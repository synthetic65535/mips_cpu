==> flow/design.v <==
module instruction_memory (
  input [31:0] sel,
  output reg [31:0] out,
  input clock
  );
  parameter OP_R =     6'b000000;
parameter OP_ADDI =  6'b001000;
parameter OP_ADDIU = 6'b001001;
parameter OP_ANDI =  6'b001100;
parameter OP_ORI =   6'b001101;
parameter OP_SLTI =  6'b001010;
parameter OP_SLTIU = 6'b001011;
parameter OP_BEQ =   6'b000100;
parameter OP_BNE =   6'b000101;
parameter OP_J =     6'b000010;
parameter OP_LW =    6'b100011;
parameter OP_SW =    6'b101011;
parameter OPR_ADD = 6'b100000;
parameter OPR_SUB = 6'b100010;
parameter OPR_SLL = 6'b000000;
parameter OPR_SRL = 6'b000010;
parameter OPR_SRA = 6'b000011;
parameter OPR_SLT = 6'b101010;
parameter OPR_AND = 6'b100100;
parameter OPR_XOR = 6'b100110;
parameter OPR_NOR = 6'b100111;
parameter OPR_OR = 6'b100101;
parameter ALU_ADD = 8'd00;
parameter ALU_SUB = 8'd01;
parameter ALU_SHL = 8'd02;
parameter ALU_SHR = 8'd03;
parameter ALU_SRA = 8'd04;
parameter ALU_SLT = 8'd05;
parameter ALU_AND = 8'd06;
parameter ALU_XOR = 8'd07;
parameter ALU_NOR = 8'd08;
parameter ALU_OR = 8'd09;
parameter R00 = 5'd00;
parameter R01 = 5'd01;
parameter R02 = 5'd02;
parameter R03 = 5'd03;
parameter R04 = 5'd04;
parameter R05 = 5'd05;
parameter R06 = 5'd06;
parameter R07 = 5'd07;
parameter R08 = 5'd08;
parameter R09 = 5'd09;
parameter R10 = 5'd10;
parameter R11 = 5'd11;
parameter R12 = 5'd12;
parameter R13 = 5'd13;
parameter R14 = 5'd14;
parameter R15 = 5'd15;
parameter R16 = 5'd16;
parameter R17 = 5'd17;
parameter R18 = 5'd18;
parameter R19 = 5'd19;
parameter R20 = 5'd20;
parameter R21 = 5'd21;
parameter R22 = 5'd22;
parameter R23 = 5'd23;
parameter R24 = 5'd24;
parameter R25 = 5'd25;
parameter R26 = 5'd26;
parameter R27 = 5'd27;
parameter R28 = 5'd28;
parameter R29 = 5'd29;
parameter R30 = 5'd30;
parameter R31 = 5'd31;
parameter SHAMT0 = 5'd0;
  wire [31:0] addr = (sel >> 2);
  always @(posedge clock)
  begin
    case (addr)
      32'd000 : out <= {OP_ADDIU, R01, R01, 16'd1};             
      32'd001 : out <= {OP_ADDIU, R02, R02, 16'd1};             
      32'd002 : out <= {OP_SW, R00, R01, 16'd0};                
      32'd003 : out <= {OP_ADDIU, R00, R00, 16'd1};             
      32'd004 : out <= {OP_SW, R00, R02, 16'd0};                
      32'd005 : out <= {OP_R, R01, R02, R03, SHAMT0, OPR_ADD};  
      32'd006 : out <= {OP_ADDIU, R02, R01, 16'd0};             
      32'd007 : out <= {OP_ADDIU, R03, R02, 16'd0};             
      32'd008 : out <= {OP_J, 26'd3};                           
      default: out <= 0;
    endcase
  end
endmodule
* Step by step through the tools: instruction_memory
The steps from the RTL of instruction_memory to its reports follow in flow order.
Line numbers count from 1 in the design file above.
Cell names lack the library's common part.
The mark - stands for no value.
- Top :: instruction_memory
- Clock port :: clock
- Library :: sky130hd
- Corner :: tt_025C_1v80

* After elaboration
Counts by Yosys on the flattened word-level netlist (proc, flatten, opt, wreduce; memories kept). Register bits leave out memories and registers merged into their read ports (data or address); mux counts leave out enables and synchronous resets folded into registers. Print and check cells are left out. Cells with the same type and inputs are merged into one.
Memory sizes are those after Yosys's memory passes, which may raise the word count (mostly to a power of two), join words into wider ones and drop unused or constant bits.
- Flip-flop bits (word level) :: 32
- Memory bits (read-only) :: 208
- Clocked read ports x word width :: 13
- Memories kept :: 1
- Input port bits :: 33
- Output and inout bits :: 32
- Word-level cells :: 4
- Reduce/logical cells :: 2
** Memories
- (name not given) :: words 16, bits a word 13, read ports 1, write ports 0, RTL line 74 : case (addr)
** Operator list (number)
- zero test 28 bit :: 1
- zero test 1 bit :: 1

* Logic depth
Longest topological path by Yosys (ltp), each cell counted once; first at word level (registers and memories cut), then after technology mapping (sequential cells cut; the memories' decode and read muxes count).
- Depth after elaboration :: 2
- ABC_AREA :: 0
- Gate-level depth with buffers :: 4
- Mapped depth without buffers :: 3

* Netlist
The flow's flattened synthesis, as Yosys stat reports it; memories are mapped. The netlist is that of the ABC_AREA named above (0 if unset); the other value can give another one.
** Cell types
- dfxtp_1 :: number 10, total area 200.192 µm²
- buf_4 :: number 22, total area 165.158 µm²
- nor4_4 :: number 6, total area 127.622 µm²
- nor4_2 :: number 4, total area 50.048 µm²
- nand4b_4 :: number 1, total area 23.773 µm²
- a211oi_1 :: number 3, total area 22.522 µm²
- nand4_4 :: number 1, total area 21.27 µm²
- buf_2 :: number 3, total area 15.014 µm²
- nor4b_2 :: number 1, total area 15.014 µm²
- mux2_2 :: number 1, total area 11.261 µm²
- nand2_1 :: number 3, total area 11.261 µm²
- nor3_1 :: number 2, total area 10.01 µm²
- or3b_1 :: number 1, total area 8.758 µm²
- xnor2_1 :: number 1, total area 8.758 µm²
- nand3b_1 :: number 1, total area 7.507 µm²
- nor2_1 :: number 2, total area 7.507 µm²
- nand2b_1 :: number 1, total area 6.256 µm²
- nor2b_1 :: number 1, total area 6.256 µm²
Other cell types: 5; their cells: 5.
- Cell count :: 69
- Synthesis area :: 743.2 µm²
- Area of sequential cells :: 200.2 µm²
- Flip-flop cells :: 10
- Buffers :: 25

* Worst setup path after synthesis
Path of least setup slack by OpenSTA after synthesis, without wires, with an ideal clock, recovery checks aside; 20% of the period is set as input and as output delay. Where synthesis merged equal registers, the netlist keeps one of their names.
- Path type :: in2reg
- Start point :: input port sel[15]
- End point :: register out[27]
- Period :: 1.19 ns
- External input delay :: 0.238 ns
- Setup time :: 0.088 ns
- Time at the first pin :: 0.238 ns
- Arrival time :: 0.995 ns
- Required time :: 1.102 ns
- Slack :: 0.107 ns
- Path delay :: 0.845 ns
- Stages on the path :: 3
- Buffers on the path :: 0
- Synthesis period reached :: 1.083 ns
"path delay" = arrival - input delay + setup time.
"stages on the path": output pins that drive a net of the path, with the launching flip-flop's if there is one; two outputs of one cell count as two.
"synthesis period reached" = period - worst setup slack (recovery checks aside). The figure is calculated, with input and output delays left at 20% of the set period.
Between the ends stands the longest chain of elaborated cells between them, by number of cells; it is not shown to be the way that was timed. Of several equally long chains one is given.
A line is the first line of the expression or statement that the cell stems from. Yosys adds cells for indexed reads and writes and turns some case tables into memories.
At most two assigning lines are given for a register; there are more.
- Cells stage by stage :: nor4_4 > nand4_4 > nor4b_2
- Length of the longest elaborated chain :: 2
- Elaborated cells on any way between the ends :: 2
- RTL lines with such cells :: 1
- Classes of those cells :: reduce/logical (2)
** Ends and longest elaborated chain, after synthesis
- start, declared :: RTL line 2 : input [31:0] sel,
- zero test 28 bit :: RTL line 74 : case (addr)
- zero test 1 bit
- end, assigned :: RTL line 75 : 32'd000 : out <= {OP_ADDIU, R01, R01, 16'd1};
- end, assigned :: RTL line 76 : 32'd001 : out <= {OP_ADDIU, R02, R02, 16'd1};
- end, declared :: RTL line 3 : output reg [31:0] out,

* Worst path after layout
From the final timing report of stored run 1: the path of least setup slack in the routed layout; clock arrival at registers is part of the times.
- Path type :: in2reg
- Start point :: input port sel[24]
- End point :: register out[16]
- Period :: 0.668 ns
- External input delay :: 0.13 ns
- Setup time :: 0.09 ns
- Time at the first pin :: 0.13 ns
- Arrival time :: 1.10 ns
- Required time :: 0.80 ns
- Slack :: -0.30 ns
- Stages on the path :: 4
- Buffers on the path :: 1
Between the ends stands the longest chain of elaborated cells between them, by number of cells; it is not shown to be the way that was timed. Of several equally long chains one is given.
At most two assigning lines are given for a register; there are more.
- Cells stage by stage :: buf_6 > nor4_4 > nand4b_4 > nor4_2
- Length of the longest elaborated chain :: 2
- Elaborated cells on any way between the ends :: 2
- RTL lines with such cells :: 1
- Classes of those cells :: reduce/logical (2)
** Ends and longest elaborated chain, post-layout
- start, declared :: RTL line 2 : input [31:0] sel,
- zero test 28 bit :: RTL line 74 : case (addr)
- zero test 1 bit
- end, assigned :: RTL line 75 : 32'd000 : out <= {OP_ADDIU, R01, R01, 16'd1};
- end, assigned :: RTL line 76 : 32'd001 : out <= {OP_ADDIU, R02, R02, 16'd1};
- end, declared :: RTL line 3 : output reg [31:0] out,

==> results <==
Module instruction_memory, platform sky130hd: 2 stored runs of the flow (Yosys, OpenROAD) with differing settings, in no particular order. Input and output delays are each 20% of the period that was set; the output load is 0.01 pF.
"reached clock period" is the run's clock period less its worst setup slack. It is reckoned from that one timing run; input and output delays stay at 20% of the period that was set.
"overall power" rests on the timing tool's default activity at the inputs, not on a simulated workload.

* Stored run 1
** Files
==> flow/run.sh <==
#!/bin/bash
# the make line also repeats the synthesis and layout settings of config.mk as NAME=value (left out here)
make -C /OpenROAD-flow-scripts/flow DESIGN_CONFIG=/design/flow/config.mk WORK_HOME=/design/flow/orfs CLKGATE_MAP_FILE= finish
==> flow/config.mk <==
export PLATFORM = sky130hd
export DESIGN_NAME = instruction_memory
export DESIGN_NICKNAME = instruction_memory
export VERILOG_FILES = /design/flow/design.v
export SDC_FILE = /design/flow/constraint.sdc
export NUM_CORES = 4
export LEC_CHECK = 0
export CAP_MARGIN = 20
export CELL_PAD_IN_SITES_DETAIL_PLACEMENT = 0
export CELL_PAD_IN_SITES_GLOBAL_PLACEMENT = 2
export CORE_MARGIN = 2
export CORE_UTILIZATION = 18
export PLACE_DENSITY_LB_ADDON = 0.2
export SETUP_SLACK_MARGIN = -0.02
export SLEW_MARGIN = 20
==> flow/constraint.sdc <==
create_clock -name core_clock -period 0.668 [get_ports {clock}]
set_input_delay 0.1336 -clock core_clock [delete_from_list [all_inputs] [get_ports {clock}]]
set_output_delay 0.1336 -clock core_clock [all_outputs]
set_load 0.01 [all_outputs]
** Results
- Utilization :: 0.32
- Area of the die :: 4658.8 µm²
- Area of the synthesized netlist :: 743.2 µm²
- Setup slack of the critical path :: -0.302 ns
- Reached clock period :: 0.970 ns
- Setup TNS :: -3.992 ns
- Overall power :: 0.001708 W

* Stored run 2
** Files
==> flow/run.sh <==
#!/bin/bash
# the make line also repeats the synthesis and layout settings of config.mk as NAME=value (left out here)
make -C /OpenROAD-flow-scripts/flow DESIGN_CONFIG=/design/flow/config.mk WORK_HOME=/design/flow/orfs CLKGATE_MAP_FILE= finish
==> flow/config.mk <==
export PLATFORM = sky130hd
export DESIGN_NAME = instruction_memory
export DESIGN_NICKNAME = instruction_memory
export VERILOG_FILES = /design/flow/design.v
export SDC_FILE = /design/flow/constraint.sdc
export NUM_CORES = 4
export LEC_CHECK = 0
export CAP_MARGIN = 20
export CORE_MARGIN = 2
export CORE_UTILIZATION = 40
export SLEW_MARGIN = 20
==> flow/constraint.sdc <==
create_clock -name core_clock -period 0.831 [get_ports {clock}]
set_input_delay 0.1662 -clock core_clock [delete_from_list [all_inputs] [get_ports {clock}]]
set_output_delay 0.1662 -clock core_clock [all_outputs]
set_load 0.01 [all_outputs]
** Results
- Utilization :: 0.727
- Area of the die :: 2218.9 µm²
- Area of the synthesized netlist :: 743.2 µm²
- Setup slack of the critical path :: -0.150 ns
- Reached clock period :: 0.981 ns
- Setup TNS :: -1.495 ns
- Overall power :: 0.001218 W
